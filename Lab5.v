==> flow/design.v <==
module convert(
    input [3:0] in,
    output reg [3:0] out
    );
    always @ * begin
        case (in)
            4'd0: out = 4'hA;
            4'd1: out = 4'hA;
            4'd2: out = 4'hC;
            4'd3: out = 4'h0;
            4'd4: out = 4'hF;
            4'd5: out = 4'hF;
            4'd6: out = 4'hE;
            4'd7: out = 4'hE;
            4'd8: out = 4'hA;
            4'd9: out = 4'h1;
            4'd10:out = 4'h5;
            4'd11:out = 4'hA;
            4'd12:out = 4'h9;
            4'd13:out = 4'h0;
            4'd14:out = 4'h0;
            4'd15:out = 4'hD;
        endcase
    end
endmodule
module scroll(
    input clk,
    input rst,
    output [15:0] display
    );
    reg [3:0] count;
    wire [3:0] a, b, c, d;
    assign a = count;
    assign b = count + 1;
    assign c = count + 2;
    assign d = count + 3;
    convert seg_1(.in(a), .out(display[15:12]));
    convert seg_2(.in(b), .out(display[11:8]));
    convert seg_3(.in(c), .out(display[7:4]));
    convert seg_4(.in(d), .out(display[3:0]));
    always @(posedge clk) begin
        if (rst)
            count <= 4'd0;
        else
            count <= count + 1'd1;
    end
endmodule
module Lab5_top(input clk, rst, sel, output [6:0] seg_L, output [3:0] anode_L);
    wire adjusted_clk;
    wire [15:0] value;
    scroll uut1 (.clk(adjusted_clk), .rst(rst), .display(value));
    slow_clkgen uut2 (.clk(clk), .rst(rst), .clk_out(adjusted_clk));
    seg7_driver uut3 (.clk(clk), .rst(rst), .sel(sel), .value(value), .anode_d(4'b0000), .seg_L(seg_L), .anode_L(anode_L));
endmodule
======== Step by step through the tools: scroll ========
Tool output for the design above, in the order of the flow.
Line numbers count from 1 in the design file above.
Operators carry their Yosys type and port widths (W data, S select, Z words).
The mark - stands for no value.
set-up
  top module .............................. scroll
  clock port .............................. clk
  library ................................. sky130hd
  corner .................................. tt_025C_1v80

======== Word level ========
Counts by Yosys on the flattened word-level netlist (proc, flatten, opt, wreduce; memories kept). Print and check cells are left out.
Memory sizes are those after Yosys's memory passes, which may raise the word count (mostly to a power of two), join words into wider ones and drop unused or constant bits.
cells by class
  $add $sub $neg .......................... 4
  mux-type cells .......................... 1
operators by type and width
  cell                   number
  $add A4 B1 Y4 const B  2
  $add A4 B2 Y4 const B  2
  $mux W4                1
bit counts
  input port bits ......................... 2
  register bits ........................... 4
  memories kept ........................... 4
  memory bits (read-only) ................. 256
  clocked read ports x word width ......... 4
  elaborated cells ........................ 10
memory list
  name             words  bits a word  rd ports  wr ports  line  text
  (no name shown)  16     4            1         0         6     case (in)
  (no name shown)  16     4            1         0         6
  (no name shown)  16     4            1         0         6
  (no name shown)  16     4            1         0         6

======== Depth ========
Longest topological path by Yosys (ltp), each cell counted once; first at word level (registers and memories cut), then after technology mapping (sequential cells cut; the memories' decode and read muxes count).
logic depth
  depth after elaboration ................. 2
  ABC_AREA ................................ 0
  depth in mapped cells ................... 9
  depth with buffers taken out ............ 8

======== Mapped cells and area ========
The flow's flattened synthesis, as Yosys stat reports it; memories are mapped. The netlist is that of the ABC_AREA named above (0 if unset); the other value can give another one.
synthesis totals
  cell area after synthesis ............... 813.3 µm²
  cells in the netlist .................... 103
  flip-flops .............................. 8
  sequential part of the area ............. 160.2 µm²
cell types
  type                       number  total area (µm²)
  sky130_fd_sc_hd__dfxtp_1   8       160.154
  sky130_fd_sc_hd__ha_1      11      137.632
  sky130_fd_sc_hd__xnor2_1   5       43.792
  sky130_fd_sc_hd__o21ai_0   7       35.034
  sky130_fd_sc_hd__xor2_1    4       35.034
  sky130_fd_sc_hd__inv_1     9       33.782
  sky130_fd_sc_hd__nor2_1    9       33.782
  sky130_fd_sc_hd__a21oi_1   6       30.029
  sky130_fd_sc_hd__nand3b_1  3       22.522
  sky130_fd_sc_hd__a31oi_1   3       18.768
  sky130_fd_sc_hd__nand2b_1  3       18.768
  sky130_fd_sc_hd__a32oi_1   2       17.517
  sky130_fd_sc_hd__o32ai_1   2       17.517
  sky130_fd_sc_hd__xnor2_2   1       16.266
  sky130_fd_sc_hd__a21boi_0  2       15.014
  sky130_fd_sc_hd__nor2b_1   2       12.512
  sky130_fd_sc_hd__o22ai_1   2       12.512
  sky130_fd_sc_hd__clkbuf_1  3       11.261
Other cell types: 18; their cells: 21.
By module: a second synthesis without flattening, with its own total; a netlist apart from the flattened one above.
unflattened totals
  cell total of the unflattened synthesis .. 80
  area total of the unflattened synthesis .. 680.7 µm²
Rows give one instance, submodules left out.
modules
  module   area (µm²)  cells  sequential area (µm²)  instances
  convert  112.6       14     0.0                    4
  scroll   230.2       24     80.1                   1

======== Worst setup path after synthesis ========
Source: OpenSTA report_checks on the synthesized netlist (no wires, ideal clock, input and output delay 20% of the period each), path of least setup slack; recovery checks are left aside. Register names are those of the netlist, which keeps one name where synthesis merged equal registers.
path after synthesis
  path type ............................... flip-flop to output port
  start ................................... reg count[0]
  end ..................................... out display[1]
  launch time at the first pin ............ 0 ps
  required time ........................... 3,160 ps
  period .................................. 3,950 ps
  arrival time ............................ 2,246 ps
  slack ................................... 914 ps
  delay of the path ....................... 2,246 ps
  driving pins on the path ................ 9
  synthesis period reached ................ 3,036 ps
"delay of the path" is the arrival time less input delay plus setup time.
A path that ends at an output port has no setup time.
"driving pins on the path" counts driving pins, that of a launching flip-flop among them; a cell with two outputs on the path counts twice.
"synthesis period reached" = period - worst setup slack (recovery checks aside). The figure is calculated, with input and output delays left at 20% of the set period.
The rows between start and end are the longest chain of elaborated cells between them; the timing report does not say that the signal goes this way. Where chains are equally long, one stands for them.
Each line given opens the expression or statement behind the cell; cells for indexed reads and writes are added by Yosys, which also makes memories of some case tables.
A memory read counts as a cell of the chain, while the word-level depth stops at memories.
on the way, after synthesis
  path through ............................ sky130_fd_sc_hd__dfxtp_1 -> sky130_fd_sc_hd__clkbuf_1 -> sky130_fd_sc_hd__inv_1 -> sky130_fd_sc_hd__ha_1 -> sky130_fd_sc_hd__ha_1 -> sky130_fd_sc_hd__clkbuf_1 -> sky130_fd_sc_hd__or4bb_1 -> sky130_fd_sc_hd__o211ai_1 -> sky130_fd_sc_hd__a211oi_1
  cells in the longest elaborated chain ... 2
ends and longest elaborated chain, after synthesis
  item                line  text
  start: declaration  31    reg [3:0] count;
  start: assignment   43    count <= 4'd0;
  start: assignment   45    count <= count + 1'd1;
  $add A4 B2 Y4       36    assign d = count + 3;
  $mem_v2 Z16 W4      6     case (in)
  end: declaration    29    output [15:0] display
Nets of the timed path that keep an RTL name, with a line that drives or declares them; the list need not be complete.
nets with RTL names, path after synthesis
  net   line  text
  b[0]  34    assign b = count + 1;

======== Worst path after layout ========
Path of least setup slack in the final report of run 1 (OpenROAD, finished layout, wires in). Where an end is a register, its clock arrival counts in the times.
The report prints the path's times to 10 ps; the period is as set.
path after layout
  path type ............................... flip-flop to output port
  start ................................... reg count[1]
  end ..................................... out display[1]
  launch time at the first pin ............ 260 ps
  period .................................. 3,210 ps
  arrival time ............................ 2,490 ps
  required time ........................... 2,570 ps
  slack ................................... 70 ps
  driving pins on the path ................ 8
The rows between start and end are the longest chain of elaborated cells between them; the timing report does not say that the signal goes this way. Where chains are equally long, one stands for them.
A memory read counts as a cell of the chain, while the word-level depth stops at memories.
on the way, after layout
  path through ............................ sky130_fd_sc_hd__dfxtp_1 -> sky130_fd_sc_hd__inv_1 -> sky130_fd_sc_hd__ha_1 -> sky130_fd_sc_hd__ha_4 -> sky130_fd_sc_hd__or4bb_1 -> sky130_fd_sc_hd__o211ai_1 -> sky130_fd_sc_hd__a211oi_1 -> sky130_fd_sc_hd__clkdlybuf4s50_1
  cells in the longest elaborated chain ... 2
ends and longest elaborated chain, after layout
  item                line  text
  start: declaration  31    reg [3:0] count;
  start: assignment   43    count <= 4'd0;
  start: assignment   45    count <= count + 1'd1;
  $add A4 B2 Y4       36    assign d = count + 3;
  $mem_v2 Z16 W4      6     case (in)
  end: declaration    29    output [15:0] display

==> runs of scroll <==
Top module scroll; platform sky130hd; tools Yosys and OpenROAD; 2 stored runs in no particular order. Input and output delays are each 20% of the period that was set; the output load is 0.01 pF.
"reached clock period" means the clock period less the worst setup slack. The figure is calculated, with input and output delays left at 20% of the set period.
"worst path time": the worst setup path's part of the clock period (all of it between registers, 20% less for each end at a port) less its slack. A launch clock that arrives late makes it longer, a capture clock that arrives late makes it shorter.
"total design power" rests on the timing tool's default activity at the inputs, not on a simulated workload.
"worst path time" is given in steps of 10 ps.

======== run 1 ========
==> flow/run.sh <==
#!/bin/bash
# the make line also repeats the synthesis and layout settings of config.mk as NAME=value (left out here)
make -C /OpenROAD-flow-scripts/flow DESIGN_CONFIG=/design/flow/config.mk WORK_HOME=/design/flow/orfs CLKGATE_MAP_FILE= finish
==> flow/config.mk <==
export PLATFORM = sky130hd
export DESIGN_NAME = scroll
export DESIGN_NICKNAME = scroll
export VERILOG_FILES = /design/flow/design.v
export SDC_FILE = /design/flow/constraint.sdc
export NUM_CORES = 4
export LEC_CHECK = 0
export CAP_MARGIN = 20
export CORE_MARGIN = 2
export CORE_UTILIZATION = 40
export SETUP_SLACK_MARGIN = -0.08
export SLEW_MARGIN = 20
==> flow/constraint.sdc <==
create_clock -name core_clock -period 3.21 [get_ports {clk}]
set_input_delay 0.6420 -clock core_clock [delete_from_list [all_inputs] [get_ports {clk}]]
set_output_delay 0.6420 -clock core_clock [all_outputs]
set_load 0.01 [all_outputs]

-------- measured, run 1 --------
  setup slack of the worst path ........... 74 ps
  final setup TNS ......................... 0 ps
  standard-cell area after layout ......... 1,078.5 µm²
  total die area .......................... 2,409.8 µm²
  utilization ............................. 55.5%
  total design power ...................... 402.2 µW
  worst path time ......................... 2,490 ps
  critical path kind ...................... flip-flop to output port
  worst hold slack ........................ 661 ps
  reached clock period .................... 3,136 ps
  chip area in the Yosys report ........... 813.3 µm²

======== run 2 ========
==> flow/run.sh <==
#!/bin/bash
# the make line also repeats the synthesis and layout settings of config.mk as NAME=value (left out here)
make -C /OpenROAD-flow-scripts/flow DESIGN_CONFIG=/design/flow/config.mk WORK_HOME=/design/flow/orfs CLKGATE_MAP_FILE= finish
==> flow/config.mk <==
export PLATFORM = sky130hd
export DESIGN_NAME = scroll
export DESIGN_NICKNAME = scroll
export VERILOG_FILES = /design/flow/design.v
export SDC_FILE = /design/flow/constraint.sdc
export NUM_CORES = 4
export LEC_CHECK = 0
export CAP_MARGIN = 25
export CELL_PAD_IN_SITES_DETAIL_PLACEMENT = 0
export CORE_ASPECT_RATIO = 1.84
export CORE_MARGIN = 2
export CORE_UTILIZATION = 17
export CTS_CLUSTER_DIAMETER = 189
export GPL_ROUTABILITY_DRIVEN = 1
export GPL_TIMING_DRIVEN = 1
export MIN_ROUTING_LAYER = met1
export PLACE_DENSITY_LB_ADDON = 0.17
export SETUP_SLACK_MARGIN = 0.03
export SLEW_MARGIN = 20
export TNS_END_PERCENT = 80
==> flow/constraint.sdc <==
create_clock -name core_clock -period 1.86 [get_ports {clk}]
set_input_delay 0.3720 -clock core_clock [delete_from_list [all_inputs] [get_ports {clk}]]
set_output_delay 0.3720 -clock core_clock [all_outputs]
set_load 0.01 [all_outputs]

-------- measured, run 2 --------
  setup slack of the worst path ........... -341 ps
  final setup TNS ......................... -1,838 ps
  standard-cell area after layout ......... 1,732.9 µm²
  total die area .......................... 5,379.1 µm²
  utilization ............................. 37.0%
  total design power ...................... 980.2 µW
  worst path time ......................... 1,830 ps
  critical path kind ...................... flip-flop to output port
  worst hold slack ........................ 834 ps
  reached clock period .................... 2,201 ps
  chip area in the Yosys report ........... 813.3 µm²
